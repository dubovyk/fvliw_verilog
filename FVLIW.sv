==> flow/design.v <==
module FVLIW(input clk,
		output [7:0] v,
		output [3:0] v_enable,
    input [3:0] bs,
    input bsf,
    output reg [3:0] ld,
    output ldf);  
	 assign v_enable = 4'b0000;
	 initial ld = 4'b0000;
	 always @(posedge clk) begin
		ld <= 4'b0101;
	 end
	 wire [31:0] pc;
	 wire [31:0] instr;
	 instrmem instrmem(pc, instr);
	 wire dmem_we;
	 wire [31:0] dmem_addr;
	 wire [31:0] dmem_wd;
	 wire [31:0] dmem_rd;
	 datamem dmem(clk, dmem_we, dmem_addr, dmem_wd, dmem_rd,		  
		  bs, bsf, v);
	 main mips(clk, 
	     pc, instr, 
		  dmem_we, dmem_addr, dmem_wd, dmem_rd);
endmodule
module timer
#(parameter delay_bit = 23)
(
    input clock,
    input reset,
    output finish
    );
    reg [delay_bit:0] counter;
    always @(posedge clock, posedge reset)
    begin
        if (reset)
            counter <= 0;
        else if (!counter [delay_bit])
            counter <= counter + 1;
    end
    assign finish = counter [delay_bit];
endmodule
module debounce_bsf(input clk, input bsf, output reg bsf_debounced);
    wire timer_part_second;
    reg timer_part_second_reset;
    timer part_second(.clock(clk), .reset(timer_part_second_reset),
        .finish(timer_part_second));
	 reg next_bsf;
    always @(*)
    begin
        timer_part_second_reset = 0;	
        if(timer_part_second)
		  begin
		      timer_part_second_reset = 1;
		      next_bsf = bsf;
		  end
	 end
	 always @ (posedge clk)
        bsf_debounced <= next_bsf;
endmodule
module datamem (input clk,
    input we, input [31:0] addr, 
	 input [31:0] wd, 
	 output [31:0] rd,
	 input [31:0] bs, input bsf, output [31:0] v);
	 reg [31:0] RAM [63:0];
	 reg [31:0] video;
	 always @(posedge clk)
	     if(we) 
		  begin 
		      if(addr == 32'h0000f000)
				    video <= wd;
				else
		          RAM[addr[31:2]] <= wd; 
		  end		  
	 assign rd = addr == 32'h0000f004 ? bs : (addr == 32'h0000f008 ? bsf : RAM[addr[31:2]]);
	 assign v = ~video;  
endmodule 
module datamem_plain (input clk,
    input we, input [31:0] addr, 
	 input [31:0] wd, 
	 output [31:0] rd);
	 reg [31:0] RAM [63:0];
	 always @(posedge clk)
	     if(we) RAM[addr[31:2]] <= wd;
	 assign rd = RAM[addr[31:2]];  
endmodule
module instrmem (
	 input [31:0] addr, 
	 output [31:0] instr);
	 instrmem_test_7segment_draw_1 instrmem_program(addr, instr);
endmodule
module instrmem_plain (
	 input [31:0] addr, 
	 output [31:0] instr);
    reg [31:0] ROM [63:0];
	 assign instr = ROM[addr[31:2]];  
endmodule
module instrmem_test_7segment_draw_8 (
	 input [31:0] addr, 
	 output reg [31:0] instr);
	 always @ (addr)
	     case (addr)
        32'h00000000: instr <= 32'b001000_00000_10000_0000000011100011;  
		  32'h00000004: instr <= 32'b101011_00000_10000_1111000000000000;  
		  default: instr <= 0;
	     endcase
endmodule
module instrmem_test_7segment_draw_1 (
	 input [31:0] addr, 
	 output reg [31:0] instr);
	 always @ (addr)
	     case (addr)
        32'h00000004: instr <= 32'b001000_00000_10001_0000000000111111;  
		  32'h00000008: instr <= 32'b101011_00000_10001_1111000000000000;
		  default: instr <= 0;
	     endcase
endmodule
module instrmem_test_beq_input (
	 input [31:0] addr, 
	 output reg [31:0] instr);
	 always @ (addr)
	     case (addr)
        32'h00000000: instr <= 32'b100011_00000_10000_1111000000001000;  
		  32'h00000004: instr <= 32'b000100_10000_00000_0000000000010100;  
		  32'h00000008: instr <= 32'b001000_00000_10001_0000000000000110;  
		  32'h0000000c: instr <= 32'b101011_00000_10001_1111000000000000;  
		  32'h00000010: instr <= 32'b000010_00000000000000000000000000;    
		  32'h00000014: instr <= 32'b001000_00000_10001_0000000000111111;  
		  32'h00000018: instr <= 32'b101011_00000_10001_1111000000000000;  
		  32'h0000001c: instr <= 32'b000010_00000000000000000000000000;    
		  default: instr <= 0;
	     endcase
endmodule
module instrmem_test_sw_lw (
	 input [31:0] addr, 
	 output reg [31:0] instr);
	 always @ (addr)
	     case (addr)
		  32'h00000000: instr <= 32'b001000_00000_10000_0000000011100110;  
		  32'h00000004: instr <= 32'b101011_00000_10000_0000000000000000;  
		  32'h00000008: instr <= 32'b100011_00000_10001_0000000000000000;  
		  32'h0000000c: instr <= 32'b101011_00000_10001_1111000000000000;  
		  default: instr <= 0;
	     endcase
endmodule
module pc(input clk, 
    input [31:0] pc_next, output reg [31:0] pc);
	 always @(posedge clk)
	     pc <= pc_next;
endmodule
module regfile(input clk, 
    input [4:0] ra1, input [4:0] ra2,
	 output [31:0] rd1, output [31:0] rd2,
	 input we, input [4:0] wa, input [31:0] wd
	 );
	 reg [31:0] rf [31:0];
	 always @(posedge clk)
	     if(we) rf[wa] <= wd;
	 assign rd1 = ra1 ? rf[ra1] : 0;  
	 assign rd2 = ra2 ? rf[ra2] : 0;  
endmodule
module datapath_and_controller(input clk,
    output [31:0] pc, input [31:0] instr,
	 output reg dmem_we, 
	 output reg [31:0] dmem_addr, 
	 output reg [31:0] dmem_wd, 
	 input [31:0] dmem_rd);
	 reg [31:0] pc_next;
	 pc pcount(clk, pc_next, pc);
	 reg [4:0] rf_ra1, rf_ra2;
	 wire [31:0] rf_rd1, rf_rd2;
	 reg rf_we;
	 reg [4:0] rf_wa;
	 reg [31:0] rf_wd;
	 regfile rf(clk, 
	     rf_ra1, rf_ra2, rf_rd1, rf_rd2,
		  rf_we, rf_wa, rf_wd);
	 wire [5:0] instr_op;
	 assign instr_op = instr[31:26];  
	 wire [4:0] instr_rtype_rs;
	 wire [4:0] instr_rtype_rt;
	 wire [4:0] instr_rtype_rd;
	 wire [5:0] instr_rtype_funct;
	 assign instr_rtype_rs = instr[25:21];  
	 assign instr_rtype_rt = instr[20:16];  
	 assign instr_rtype_rd = instr[15:11];  
	 assign instr_rtype_funct = instr[5:0];  
	 wire [4:0] instr_itype_rs;
	 wire [4:0] instr_itype_rt;
	 wire [15:0] instr_itype_imm;
	 assign instr_itype_rs = instr[25:21];  
	 assign instr_itype_rt = instr[20:16];  
	 assign instr_itype_imm = instr[15:0];  
	 wire [25:0] instr_jtype_addr;
	 assign instr_jtype_addr = instr[25:0];  
	 parameter INSTR_OP_LW    = 6'b100011;
	 parameter INSTR_OP_SW    = 6'b101011;
	 parameter INSTR_OP_ADDI  = 6'b001000;
	 parameter INSTR_OP_BEQ   = 6'b000100;
	 parameter INSTR_OP_J     = 6'b000010;	 
	 parameter INSTR_OP_RTYPE = 6'b000000;
	 parameter INSTR_RTYPE_FUNCT_ADD = 6'b100000;
	 parameter INSTR_RTYPE_FUNCT_SUB = 6'b100010;
	 always @(*)
	 begin
	     pc_next = pc + 4;
		  rf_we = 0;
		  dmem_we = 0;
		  rf_ra1 = 0;
		  rf_ra2 = 0;
		  rf_wa = 0;
		  rf_wd = 0;
		  dmem_addr = 0;
		  dmem_wd = 0;
	     case(instr_op)
		  INSTR_OP_RTYPE:
		      case(instr_rtype_funct)
				INSTR_RTYPE_FUNCT_ADD:
		      begin
				    rf_ra1 = instr_rtype_rs;
				    rf_ra2 = instr_rtype_rt;
				    rf_wa = instr_rtype_rd;
				    rf_wd = rf_rd1 + rf_rd2;
				    rf_we = 1;
		      end
				INSTR_RTYPE_FUNCT_SUB:
		      begin
				    rf_ra1 = instr_rtype_rs;
				    rf_ra2 = instr_rtype_rt;
				    rf_wa = instr_rtype_rd;
				    rf_wd = rf_rd1 - rf_rd2;
				    rf_we = 1;
		      end
				endcase
		  INSTR_OP_LW:
		  begin
				rf_ra1 = instr_itype_rs;
				dmem_addr = rf_rd1 + instr_itype_imm;
				rf_wa = instr_itype_rt;
				rf_wd = dmem_rd;
				rf_we = 1;
		  end
		  INSTR_OP_SW:
		  begin
				rf_ra1 = instr_itype_rs;
				rf_ra2 = instr_itype_rt;
				dmem_addr = rf_rd1 + instr_itype_imm;
				dmem_wd = rf_rd2;
				dmem_we = 1;
		  end
		  INSTR_OP_ADDI:
		  begin
				rf_ra1 = instr_itype_rs;
				rf_wa = instr_itype_rt;
				rf_wd = rf_rd1 + instr_itype_imm;
				rf_we = 1;
		  end
		  INSTR_OP_BEQ:
		  begin
				rf_ra1 = instr_itype_rs;
				rf_ra2 = instr_itype_rt;
				if(rf_rd1 == rf_rd2)
				    pc_next = instr_itype_imm;
		  end
		  INSTR_OP_J:
		  begin
				pc_next = instr_jtype_addr;
		  end
		  endcase
	 end
endmodule
module main(input clk, 
    output [31:0] pc, input [31:0] instr,
	 output dmem_we, output [31:0] dmem_addr, 
	 output [31:0] dmem_wd, 
	 input [31:0] dmem_rd);
	 datapath_and_controller dpctrl(clk, 
	     pc, instr, 
		  dmem_we, dmem_addr, dmem_wd, dmem_rd);
endmodule
# From RTL to reports: FVLIW
# The steps from the RTL of FVLIW to its reports follow in flow order.
# Line numbers count from 1 in the design file above.
# Operators carry their Yosys type and port widths (W data, S select, Z words).
# Cell names lack the library's common part.
# Not given: --
# design
top_module	FVLIW
clock_port	clk
cell_library	sky130hd
lib_corner	tt_025C_1v80

# Elaborated design
# Yosys after proc, flatten, opt, wreduce and memory -nomap, before mapping. Enables and synchronous resets that opt folds into registers are not counted as muxes. Memory bits, and registers merged into a memory's read port (data or address), are not among the register bits. Print and check cells are not counted. Equal cells are merged and count once.
# Memory sizes are those after Yosys's memory passes, which may raise the word count (mostly to a power of two), join words into wider ones and drop unused or constant bits.
# classes
addsub	4
equal	13
n_mux	29
n_logic	1
reduce_logical	9
# ops
operator	count
$mux W32	10
$pmux W32 S2	3
$eq A32 B16 Y1 const B	3
$pmux W32 S3	1
$add A32 B16 Y32	1
$add A32 B3 Y32 const B	1
$eq A32 B3 Y1 const B	1
$add A32 B32 Y32	1
$sub A32 B32 Y32	1
$eq A32 B32 Y1	1
$eq A32 B4 Y1 const B	1
$pmux W5 S2	3
$eq A6 B6 Y1 const B	4
$mux W5	4
$mux W6	2
$reduce_bool A5 Y1	2
$reduce_or A2 Y1	4
$not A8 Y8	1
$eq A6 B2 Y1 const B	1
$eq A6 B3 Y1 const B	1
$eq A6 B4 Y1 const B	1
$logic_not A6 Y1	1
$mux W1	5
$reduce_or A4 Y1	1
$reduce_and A2 Y1	1
$pmux W1 S2	1
# bits
register_bits	41
mem_bits_rw	3072
memories	2
inputBits	6
out_inout_bits	17
elab_cells	61
# mem_list
memory	words	word_bits	rd	write_ports	line_no	rtl
dmem.RAM	64	32	1	1	66	reg [31:0] RAM [63:0];
mips.dpctrl.rf.rf	32	32	2	1	157	reg [31:0] rf [31:0];

# Longest topological paths
# Longest topological path by Yosys (ltp), each cell counted once; first at word level (registers and memories cut), then after technology mapping (sequential cells cut; the memories' decode and read muxes count).
# depth
ltp_word	15
abc_area	0
ltp_mapped	5
depth_no_buf	5

# Netlist
# Yosys stat after the flow's synthesis: flattened, memories mapped to cells. It holds for the ABC_AREA given above (unset counts as 0); a run with the other value may have another netlist.
# The area totals of this step are shown rounded.
# by_type
cell_type	count	area_total_um2
dfxtp_1	31	620.595
edfxtp_1	6	180.173
xor2_1	17	148.893
buf_4	14	105.101
xnor2_1	11	96.342
nor4_1	10	62.56
nor4_2	5	62.56
nand3_1	8	40.038
nand2_1	10	37.536
nand3_4	2	35.034
nor3_1	7	35.034
inv_1	9	33.782
nand4_4	1	21.27
and2_1	3	18.768
and3_1	3	18.768
nand4_1	3	18.768
nor2_1	5	18.768
and4_1	2	17.517
# Not listed: further types 11, cells in them 12.
# mapped
stdcells	159
synth_area_um2	1670
seq_area_um2	801
ffs	37
buffers	16
# By module: a second synthesis without flattening, with its own total; a netlist apart from the flattened one above.
# unflattened
cells_unflattened	7209
hier_area_um2	135000
# Each row is one instance without its submodules.
# modules
mod	n_inst	n_cells	mod_area_um2	seq_area_um2
datamem	1	3698	80200	62500
regfile	1	2400	47000	30700
datapath_and_controller	1	1021	6560	0.0
pc	1	32	641	641
instrmem_test_7segment_draw_1	1	47	330	0.0
FVLIW	1	11	87.6	20.0
instrmem	1	0	0.0	0.0
main	1	0	0.0	0.0

# Timing after synthesis
# Source: OpenSTA report_checks on the synthesized netlist (no wires, ideal clock, input and output delay 20% of the period each), path of least setup slack; recovery checks are left aside. Register names are those of the netlist, which keeps one name where synthesis merged equal registers.
# synth_timing
path_kind	flip-flop to flip-flop
start	register mips.dpctrl.pcount.pc[12]
end	memory mips.dpctrl.rf.rf[17][5]
period_ns	1.73
setup_time_ns	0.377
t_first_pin_ns	0.000
t_arrival_ns	1.330
required_ns	1.353
setup_slack_ns	0.024
delay_ns	1.707
path_stages	5
n_path_buf	1
period_less_setup_slack_ns	1.706
# "delay_ns" is the arrival time less input delay plus setup time.
# "path_stages": output pins that drive a net of the path, with the launching flip-flop's if there is one; two outputs of one cell count as two.
# "period_less_setup_slack_ns" = period - worst setup slack (recovery checks aside). The figure is calculated, with input and output delays left at 20% of the set period.
# The rows between start and end are the longest chain of elaborated cells between them; the timing report does not say that the signal goes this way. Where chains are equally long, one stands for them.
# Each line given opens the expression or statement behind the cell; cells for indexed reads and writes are added by Yosys, which also makes memories of some case tables.
# The path ends at the enable pin of a flip-flop; only ways to that pin are counted.
# synth_between
path_cell_list	dfxtp_1 clkbuf_1 nor4_1 nand3_1 nor4b_1
elab_chain_cells	7
cone_cells	16
lines_between	4
cone_classes	6 x eq/ne; 7 x mux; 3 x reduce/logical
# synth_lines
item	line_no	rtl
from (decl)	148	input [31:0] pc_next, output reg [31:0] pc);
from (assign)	150	pc <= pc_next;
$eq A32 B4 Y1	113	case (addr)
$pmux W32 S2	113
$eq A6 B6 Y1	218	case(instr_rtype_funct)
$reduce_or A2 Y1	--
$mux W5	218
$pmux W5 S2	216	case(instr_op)
$mux W5	159	if(we) rf[wa] <= wd;
to (decl)	157	reg [31:0] rf [31:0];

# Path in the finished layout
# From the final timing report of job 1: the path of least setup slack in the routed layout; clock arrival at registers is part of the times.
# layout_timing
path_kind	flip-flop to output port
start	register (name not given)
end	output port v[1]
period_ns	3.67
out_delay_ns	0.73
t_first_pin_ns	0.36
t_arrival_ns	1.44
required_ns	2.94
setup_slack_ns	1.49
path_stages	3
n_path_buf	1
# layout_between
path_cell_list	edfxtp_1 inv_1 clkdlybuf4s50_1
# layout_lines
item	line_no	rtl
to (decl)	2	output [7:0] v,
# No chain of elaborated cells between the ends is given.

# Settings and measured results of 2 stored flow runs for module FVLIW (sky130hd), not sorted in any way. The constraints put input and output delay at 20% of the set period each and load the outputs with 0.01 pF.
# By "achieved_period_ns" is meant the clock period of the run minus its worst setup slack. This is arithmetic on one report: input and output delays are still those of the set period (20% each).
# "worst_path_allowed_less_slack_ns" = time allowed to the worst setup path (clock period - input delay - output delay, where it has them) - its slack; a late launch clock adds to it, a late capture clock takes from it.
# "power.total_uw": no workload was simulated; the value follows from the tool's default switching activity.
# Results are given in rounded form.
# Among the settings, . means not set for that run.
name,job 1,job 2
period_ns,3.67,1.9
CORE_UTILIZATION,61,40
SETUP_SLACK_MARGIN,0.89,.
PLACE_DENSITY,0.79,.
CELL_PAD_IN_SITES_GLOBAL_PLACEMENT,0,.
CTS_CLUSTER_SIZE,92,.
CTS_CLUSTER_DIAMETER,44,.
MAX_ROUTING_LAYER,met5,.
CAP_MARGIN,20,20
CORE_MARGIN,2,2
SLEW_MARGIN,20,20
die_area_um2,3170,4710
worst_path_allowed_less_slack_ns,1.44,1.34
critical_path_type,flip-flop to output port,flip-flop to output port
yosys.chip_area_um2,1670,1670
power.total_uw,647,1330
achieved_period_ns,2.177,1.721
fin_ws_ns,1.49,0.179
setup_tns_ns,0.000,0.000
final_stdcell_area_um2,1780,1840
hold_worst_slack_ns,0.476,0.455
layout_utilization_frac,0.7,0.46
